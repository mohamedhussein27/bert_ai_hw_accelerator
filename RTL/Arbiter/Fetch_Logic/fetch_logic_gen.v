==> flow/design.v <==
package PE_pkg;
    typedef enum logic [2:0] {
        OP_LOAD_WGT   = 3'd0,  
        OP_LOAD_BIAS  = 3'd1,  
        OP_PASS_X     = 3'd2,  
        OP_VAR_SQR    = 3'd3,  
        OP_NORMALIZE  = 3'd4,  
        OP_AFFINE     = 3'd5,  
        OP_LOAD_MEAN  = 3'd6   
    } pe_op_e;
endpackage
module fetch_logic_gen #(
    parameter ADDR_WIDTH           = 16,
    parameter ORIGINAL_COLUMNS     = 768,    
    parameter ORIGINAL_ROWS        = 512,    
    parameter NUM_BITS             = 8,      
    parameter DATA_WIDTH           = 256,
    parameter NUM_BUFFERS          = 17      
) (
    input  wire                        clk,
    input  wire                        rst_n,
    input  wire                        start_fetch,            
    input  wire                        reset_in_addr_counter,  
    input  wire                        reset_wt_addr_counter,  
    input  wire [4:0]                  Buffer_Select,          
    input  wire [1:0]                  Tiles_Control,          
    input  wire                        Double_buffering,       
    input  wire                        hold_addr_ptr,          
    input  wire                        stop_counting,          
    output reg  [ADDR_WIDTH-1:0]       bram_addr,              
    output reg  [NUM_BUFFERS-1:0]      bram_en,                
    output reg                         fetch_in_done,          
    output reg                         fetch_wt_done,          
    output reg                         busy                    
);
    localparam [1:0] IDLE     = 2'b00;
    localparam [1:0] FETCHING = 2'b01;
    localparam [1:0] DONE     = 2'b10;
    localparam [1:0] WAIT     = 2'b11; 
    reg [1:0] current_state, next_state;
    reg general_en;  
    reg [15:0] FETCH_START_OFFSET;
    reg [13:0] NUM_FETCHES_PER_TILE;  
    integer i = 0, j = 0;  
    reg [9:0] in_addr_ptr;
    reg [9:0] wt_addr_ptr;
    reg [9:0] active_addr_ptr;  
    reg [8:0] transpose_addr_pointer;  
    reg [9:0] fetch_offset;
    always @(posedge clk or negedge rst_n)
        begin
            if (!rst_n) 
                begin
                    current_state          <= IDLE;
                    fetch_offset           <= 0;
                    in_addr_ptr            <= 0;
                    wt_addr_ptr            <= 0;
                    transpose_addr_pointer <= 0;
                end 
            else 
                begin
                    current_state <= next_state;
                    if (FETCH_START_OFFSET == ((ORIGINAL_COLUMNS*ORIGINAL_ROWS*NUM_BITS)/DATA_WIDTH) && current_state == FETCHING && bram_addr < (2 * FETCH_START_OFFSET)- ORIGINAL_COLUMNS)
                        begin                        
                            if (j == ORIGINAL_ROWS - 1)
                                begin
                                    j <= 0;
                                    i <= i + 1;
                                end
                            else
                                begin
                                    j <= j + 1;
                                end
                        end
                    else if (bram_addr == ((2 * FETCH_START_OFFSET) + transpose_addr_pointer) - ORIGINAL_COLUMNS && FETCH_START_OFFSET == ((ORIGINAL_COLUMNS*ORIGINAL_ROWS*NUM_BITS)/DATA_WIDTH))
                        begin
                            transpose_addr_pointer <= transpose_addr_pointer + 1;
                            i <= 0;
                            j <= 0;
                        end
                    else
                        begin
                            i <= 0;
                            j <= 0;
                        end
                    if (reset_in_addr_counter) 
                        begin
                            in_addr_ptr <= 0;
                        end
                    else if (current_state == FETCHING && next_state == DONE && !hold_addr_ptr && Tiles_Control != 2'b01)  
                        begin
                            in_addr_ptr            <= in_addr_ptr + 1;
                        end
                    if (reset_wt_addr_counter) 
                        begin
                            wt_addr_ptr <= 0;
                            transpose_addr_pointer <= 0;
                        end
                    else if (current_state == FETCHING && next_state == DONE && !hold_addr_ptr && Tiles_Control == 2'b01)  
                        begin
                            wt_addr_ptr <= wt_addr_ptr + 1;
                        end
                    if (next_state == IDLE) 
                        begin
                            fetch_offset <= 0;
                        end 
                    else if (current_state == FETCHING) 
                        begin
                            fetch_offset <= fetch_offset + 1;
                        end
            end
        end
    always @(*) 
        begin
            next_state    = current_state;
            general_en    = 1'b0;
            fetch_in_done = 1'b0;
            fetch_wt_done = 1'b0;
            busy          = 1'b0;
            if (Tiles_Control == 2'b01)
                active_addr_ptr = wt_addr_ptr;
            else
                active_addr_ptr = in_addr_ptr;
            if (FETCH_START_OFFSET != ((ORIGINAL_COLUMNS*ORIGINAL_ROWS*NUM_BITS)/DATA_WIDTH))
                begin
                    bram_addr  = (active_addr_ptr * NUM_FETCHES_PER_TILE) + fetch_offset + FETCH_START_OFFSET; 
                end
            else
                begin
                    bram_addr = ORIGINAL_COLUMNS * j + i + transpose_addr_pointer + FETCH_START_OFFSET;
                end
            case (current_state)
                IDLE: begin
                    if (start_fetch) 
                        begin
                            next_state = FETCHING;
                        end
                      end
                FETCHING: begin
                    general_en = 1'b1;
                    busy       = 1'b1;
                    if (fetch_offset == NUM_FETCHES_PER_TILE - 1) 
                        begin
                            next_state = DONE;
                        end
                    else if (stop_counting)
                        next_state = WAIT;
                end
                WAIT: begin
                    general_en = 1'b1;
                    if (start_fetch)
                        next_state = FETCHING;
                    else
                        next_state = WAIT;
                end
                DONE: begin
                    if (Tiles_Control == 2'b01)
                        fetch_wt_done = 1'b1;
                    else
                        fetch_in_done = 1'b1;
                    next_state = IDLE;
                end
                default: begin
                    next_state = IDLE;
                end
            endcase
        end
        always @(*) begin
            bram_en            = {NUM_BUFFERS{1'b0}};
            FETCH_START_OFFSET = 16'd0;
            case (Buffer_Select)
                5'd0 : begin 
                    FETCH_START_OFFSET = (Double_buffering) ? 16'd32 : 16'd0;     
                    bram_en[0] = general_en;
                end
                5'd1 : begin 
                    FETCH_START_OFFSET = 16'd64;                                  
                    bram_en[1] = general_en;
                end
                5'd2 : begin 
                    FETCH_START_OFFSET = (Double_buffering) ? 16'd624 : 16'd112;  
                    bram_en[2] = general_en;
                end
                5'd3 : begin 
                    FETCH_START_OFFSET = 16'd0;                                   
                    bram_en[3] = general_en;
                end
                5'd4 : begin 
                    FETCH_START_OFFSET = ((ORIGINAL_COLUMNS*ORIGINAL_ROWS*NUM_BITS)/DATA_WIDTH);  
                    bram_en[4] = general_en;
                end
                5'd5 : begin 
                    FETCH_START_OFFSET = 2*((ORIGINAL_COLUMNS*ORIGINAL_ROWS*NUM_BITS)/DATA_WIDTH);  
                    bram_en[5] = general_en;
                end
                5'd6 : begin 
                    FETCH_START_OFFSET = 16'd0;                                   
                    bram_en[6] = general_en;
                end
                5'd7 : begin 
                    FETCH_START_OFFSET = 16'd0;                                   
                    bram_en[7] = general_en;
                end
                5'd8 : begin 
                    FETCH_START_OFFSET = 16'd0;                                   
                    bram_en[8] = general_en;
                end
                5'd9 : begin 
                    FETCH_START_OFFSET = 16'd12288;                               
                    bram_en[9] = general_en;
                end
                5'd10: begin 
                    FETCH_START_OFFSET = 16'd0;                                   
                    bram_en[10] = general_en;
                end
                5'd11: begin 
                    FETCH_START_OFFSET = 16'd0;                                   
                    bram_en[11] = general_en;
                end
                5'd12: begin 
                    FETCH_START_OFFSET = (Double_buffering) ? 16'd32 : 16'd0;     
                    bram_en[12] = general_en;
                end
                5'd13: begin 
                    FETCH_START_OFFSET = 16'd64;                                  
                    bram_en[13] = general_en;
                end
                5'd14: begin 
                    FETCH_START_OFFSET = (Double_buffering) ? 16'd12448 : 16'd0;  
                    bram_en[14] = general_en;
                end
                5'd15: begin 
                    FETCH_START_OFFSET = 16'd0;                                   
                    bram_en[15] = general_en;
                end
                5'd16: begin 
                    FETCH_START_OFFSET = (Double_buffering) ? 16'd61440 : 16'd0;  
                    bram_en[16] = general_en;
                end
                default : begin 
                    FETCH_START_OFFSET = 16'd0;
                    bram_en = {NUM_BUFFERS{1'b0}};
                end
            endcase
        end
        always @(*) begin
            case (Tiles_Control)
                2'b00: NUM_FETCHES_PER_TILE = 14'd512;
                2'b01: NUM_FETCHES_PER_TILE = 14'd32;
                2'b10: NUM_FETCHES_PER_TILE = 14'd24;  
                2'b11: NUM_FETCHES_PER_TILE = 14'd16;  
                default: NUM_FETCHES_PER_TILE = 14'd512;
            endcase
        end
endmodule
---- Tool chain data of fetch_logic_gen ----
Tool output for the design above, in the order of the flow.
Line numbers count from 1 in the design file above.
Cell names lack the library's common part.
A cell with - has no value.
set-up
  top module .............................. fetch_logic_gen
  clock port .............................. clk
  library ................................. sky130hd
  corner .................................. tt_025C_1v80

---- Elaborated design ----
Yosys after proc, flatten, opt, wreduce and memory -nomap, before mapping. Memory bits, and registers merged into a memory's read port (data or address), are not among the register bits. Print and check cells are not counted. Equal cells are merged and count once.
operators by class
  $add $sub $neg .......................... 15
  multipliers ............................. 2
  $lt $le $gt $ge ......................... 1
  equal/unequal tests ..................... 31
  mux-type cells .......................... 46
  bitwise logic cells ..................... 1
  reductions and logical operators ........ 26
operators with widths
  kind                                          count
  multiplier 10 x 14 -> 16 bit                  1
  parallel mux 16 bit (select 7 bit)            1
  2-to-1 mux 10 bit                             8
  multiplier 2 x 32 -> 8 bit with constant A    1
  adder 32 x 2 -> 32 bit with constant B        2
  parallel mux 14 bit (select 4 bit)            1
  adder 16 bit                                  3
  == test 5 x 4 -> 1 bit with constant B        8
  == test 10 x 32 -> 1 bit                      1
  less-than comparator 16 x 32 -> 1 bit         1
  == test 16 x 32 -> 1 bit                      1
  == test 32 x 10 -> 1 bit with constant B      1
  2-to-1 mux 32 bit                             1
  2-to-1 mux 16 bit                             2
  adder 10 x 1 -> 10 bit with constant B        3
  2-to-1 mux 9 bit                              3
  == test 5 x 3 -> 1 bit with constant B        4
  subtractor 18 x 10 -> 19 bit with constant B  1
  2-to-1 mux 1 bit                              19
  subtractor 17 x 10 -> 18 bit with constant B  1
  adder 17 x 9 -> 18 bit                        1
  adder 16 x 10 -> 16 bit                       1
  == test 16 x 14 -> 1 bit with constant B      1
  != test 16 x 14 -> 1 bit with constant B      1
  adder 16 x 9 -> 16 bit                        1
  subtractor 14 x 1 -> 15 bit with constant B   1
  2-to-1 mux 14 bit                             1
  OR reduction 2 bit                            6
Other operator kinds: 20; their cells: 46.
storage and ports
  register bits ........................... 105
  bits of input ports ..................... 15

---- Depth ----
Depth = most cells in a row (Yosys ltp): at word level without a register or memory, in the mapped netlist without a sequential cell, where the memories' decode and read muxes count.
logic depth
  depth after elaboration ................. 12
  ABC_AREA ................................ 0
  mapped depth ............................ 32
  gate-level depth less buffers ........... 30

---- Netlist ----
Yosys stat after the flow's synthesis: flattened, memories mapped to cells. It holds for the ABC_AREA given above (unset counts as 0); a run with the other value may have another netlist.
The area totals of this step are shown rounded.
cells by type
  cell type  count
  edfxtp_1   48
  ha_1       105
  dfrtp_1    42
  fa_1       37
  nor2_1     142
  xor2_1     57
  xnor2_1    49
  inv_1      104
  nand2_1    81
  a21oi_1    38
  nand3_1    37
  and2_1     29
  o21ai_0    32
  nand4_1    22
  a21o_1     13
  and3_1     15
  xnor3_1    4
  clkbuf_1   20
Other cell types: 69; their cells: 184.
synthesis totals
  mapped cells ............................ 1059
  mapped area ............................. 9428 um^2
  sequential part of the area ............. 2519 um^2
  mapped flip-flops ....................... 91
  buffers ................................. 29

---- Timing after synthesis ----
Path of least setup slack by OpenSTA after synthesis, without wires, with an ideal clock, recovery checks aside; 20% of the period is set as input and as output delay. Where synthesis merged equal registers, the netlist keeps one of their names.
timing after synthesis
  path kind ............................... input-to-reg
  start ................................... in Tiles_Control[1]
  end ..................................... reg i[0]
  clock period ............................ 7.56 ns
  external input delay .................... 1.512 ns
  setup time .............................. 0.319 ns
  launch time at the first pin ............ 1.512 ns
  arrival time ............................ 7.682 ns
  data required time ...................... 7.241 ns
  setup slack ............................. -0.440 ns
  delay of the path ....................... 6.489 ns
  stages on the path ...................... 31
  period reached after synthesis .......... 8.0 ns
"delay of the path" is the arrival time less input delay plus setup time.
"stages on the path": output pins that drive a net of the path, with the launching flip-flop's if there is one; two outputs of one cell count as two.
"period reached after synthesis" is the clock period less the worst setup slack; recovery checks do not enter. This is arithmetic on one report: input and output delays are still those of the set period (20% each).
The rows between start and end are the longest chain of elaborated cells between them; the timing report does not say that the signal goes this way. Where chains are equally long, one stands for them.
Each line given opens the expression or statement behind the cell; cells for indexed reads and writes are added by Yosys, which also makes memories of some case tables.
A register here has more assigning lines than the two given.
between the ends, after synthesis
  cells stage by stage .................... clkbuf_1 nor2b_1 clkbuf_1 nand2_1 fa_1 inv_1 ha_1 inv_1 fa_1 inv_1 ha_1 inv_1 fa_1 inv_1 ha_1 a211oi_1 o21ai_0 a41oi_1 xnor2_1 nand2_1 and3_1 inv_1 ha_1 a211oi_1 o221ai_1 a31oi_1 a21oi_1 nand3b_4 or2_2 clkbuf_1 and2_1
  length of the longest elaborated chain .. 10
ends and longest elaborated chain, after synthesis
  item                                   line  RTL
  start: declaration                     26    input  wire [1:0]                  Tiles_Control,
  == test 2 x 1 -> 1 bit                 120   if (Tiles_Control == 2'b01)
  2-to-1 mux 10 bit                      120
  multiplier 10 x 14 -> 16 bit           126   bram_addr  = (active_addr_ptr * NUM_FETCHES_PER_TILE) + fetch_offset + FETCH_START_OFFSET;
  adder 16 x 10 -> 16 bit                126
  adder 16 bit                           126
  2-to-1 mux 16 bit                      124   if (FETCH_START_OFFSET != ((ORIGINAL_COLUMNS*ORIGINAL_ROWS*NUM_BITS)/DATA_WIDTH))
  less-than comparator 16 x 32 -> 1 bit  63    if (FETCH_START_OFFSET == ((ORIGINAL_COLUMNS*ORIGINAL_ROWS*NUM_BITS)/DATA_WIDTH) && current_state == FETCHING ...
  logical AND 1 bit                      63
  != test 2 x 1 -> 1 bit                 -
  AND reduction 2 bit                    -
  end: assignment                        68    i <= i + 1;
  end: assignment                        78    i <= 0;
  end: declaration                       44    integer i = 0, j = 0;
Nets of the timed path that keep an RTL name, with a line that drives or declares them; the list need not be complete.
nets with RTL names, path after synthesis
  net            line
  bram_addr[15]  124

---- Worst path after layout ----
Path of least setup slack in the final report of job 1 (OpenROAD, finished layout, wires in). Where an end is a register, its clock arrival counts in the times.
timing post-layout
  path kind ............................... input-to-output
  start ................................... in Tiles_Control[1]
  end ..................................... out bram_addr[15]
  clock period ............................ 6.29 ns
  external input delay .................... 1.26 ns
  external output delay ................... 1.26 ns
  launch time at the first pin ............ 1.26 ns
  arrival time ............................ 5.60 ns
  data required time ...................... 5.03 ns
  setup slack ............................. -0.57 ns
  stages on the path ...................... 25
The rows between start and end are the longest chain of elaborated cells between them; the timing report does not say that the signal goes this way. Where chains are equally long, one stands for them.
between the ends, post-layout
  cells stage by stage .................... buf_6 buf_6 nor2_4 nand2_2 fa_2 inv_2 ha_4 fa_1 inv_2 fa_2 inv_2 ha_4 ha_4 o21ai_2 o21bai_1 buf_4 a41oi_2 xnor2_2 nand2_1 and3_4 inv_4 buf_4 buf_6 buf_6 buf_6
  length of the longest elaborated chain .. 6
ends and longest elaborated chain, post-layout
  item                          line  RTL
  start: declaration            26    input  wire [1:0]                  Tiles_Control,
  == test 2 x 1 -> 1 bit        120   if (Tiles_Control == 2'b01)
  2-to-1 mux 10 bit             120
  multiplier 10 x 14 -> 16 bit  126   bram_addr  = (active_addr_ptr * NUM_FETCHES_PER_TILE) + fetch_offset + FETCH_START_OFFSET;
  adder 16 x 10 -> 16 bit       126
  adder 16 bit                  126
  2-to-1 mux 16 bit             124   if (FETCH_START_OFFSET != ((ORIGINAL_COLUMNS*ORIGINAL_ROWS*NUM_BITS)/DATA_WIDTH))
  end: declaration              30    output reg  [ADDR_WIDTH-1:0]       bram_addr,

==> results <==
Below are 2 stored runs of the flow (Yosys, OpenROAD; platform sky130hd) on fetch_logic_gen, each with its settings and what was measured, unordered. Constraints: input delay and output delay 20% of the set period each, output load 0.01 pF.
"reached clock period" means the clock period less the worst setup slack. The figure is calculated, with input and output delays left at 20% of the set period.
The results are shown rounded.

======== job 1 ========
==> flow/run.sh <==
#!/bin/bash
# the make line also repeats the synthesis and layout settings of config.mk as NAME=value (left out here)
make -C /OpenROAD-flow-scripts/flow DESIGN_CONFIG=/design/flow/config.mk WORK_HOME=/design/flow/orfs CLKGATE_MAP_FILE= finish
==> flow/config.mk <==
export PLATFORM = sky130hd
export DESIGN_NAME = fetch_logic_gen
export DESIGN_NICKNAME = fetch_logic_gen
export VERILOG_FILES = /design/flow/design.v
export SDC_FILE = /design/flow/constraint.sdc
export NUM_CORES = 4
export LEC_CHECK = 0
export CAP_MARGIN = 0
export CELL_PAD_IN_SITES_DETAIL_PLACEMENT = 2
export CELL_PAD_IN_SITES_GLOBAL_PLACEMENT = 3
export CORE_MARGIN = 2
export CORE_UTILIZATION = 18
export MIN_ROUTING_LAYER = met2
export PLACE_DENSITY_LB_ADDON = 0.2
export SETUP_SLACK_MARGIN = 0.4
export SLEW_MARGIN = 20
==> flow/constraint.sdc <==
create_clock -name core_clock -period 6.29 [get_ports {clk}]
set_input_delay 1.2580 -clock core_clock [delete_from_list [all_inputs] [get_ports {clk}]]
set_output_delay 1.2580 -clock core_clock [all_outputs]
set_load 0.01 [all_outputs]

-------- measured, job 1 --------
  standard-cell area after layout ......... 13320 um^2
  worst setup slack after layout .......... -0.569 ns
  reached clock period .................... 6.859 ns
  worst-case hold slack ................... 0.542 ns
  die outline area ........................ 54220 um^2
  chip area in the Yosys report ........... 9428 um^2
  total negative slack .................... -28.36 ns

======== job 2 ========
==> flow/run.sh <==
#!/bin/bash
# the make line also repeats the synthesis and layout settings of config.mk as NAME=value (left out here)
make -C /OpenROAD-flow-scripts/flow DESIGN_CONFIG=/design/flow/config.mk WORK_HOME=/design/flow/orfs CLKGATE_MAP_FILE= finish
==> flow/config.mk <==
export PLATFORM = sky130hd
export DESIGN_NAME = fetch_logic_gen
export DESIGN_NICKNAME = fetch_logic_gen
export VERILOG_FILES = /design/flow/design.v
export SDC_FILE = /design/flow/constraint.sdc
export NUM_CORES = 4
export LEC_CHECK = 0
export CAP_MARGIN = 20
export CELL_PAD_IN_SITES_DETAIL_PLACEMENT = 2
export CELL_PAD_IN_SITES_GLOBAL_PLACEMENT = 3
export CORE_MARGIN = 2
export CORE_UTILIZATION = 57
export CTS_CLUSTER_DIAMETER = 81
export GPL_ROUTABILITY_DRIVEN = 1
export GPL_TIMING_DRIVEN = 1
export MAX_ROUTING_LAYER = met4
export MIN_ROUTING_LAYER = met1
export PLACE_DENSITY = 0.5
export SETUP_SLACK_MARGIN = 1.48
export SLEW_MARGIN = 20
export TNS_END_PERCENT = 60
==> flow/constraint.sdc <==
create_clock -name core_clock -period 7.03 [get_ports {clk}]
set_input_delay 1.4060 -clock core_clock [delete_from_list [all_inputs] [get_ports {clk}]]
set_output_delay 1.4060 -clock core_clock [all_outputs]
set_load 0.01 [all_outputs]

-------- job 2 --------
  stopped before the end: placement reported GPL-0301
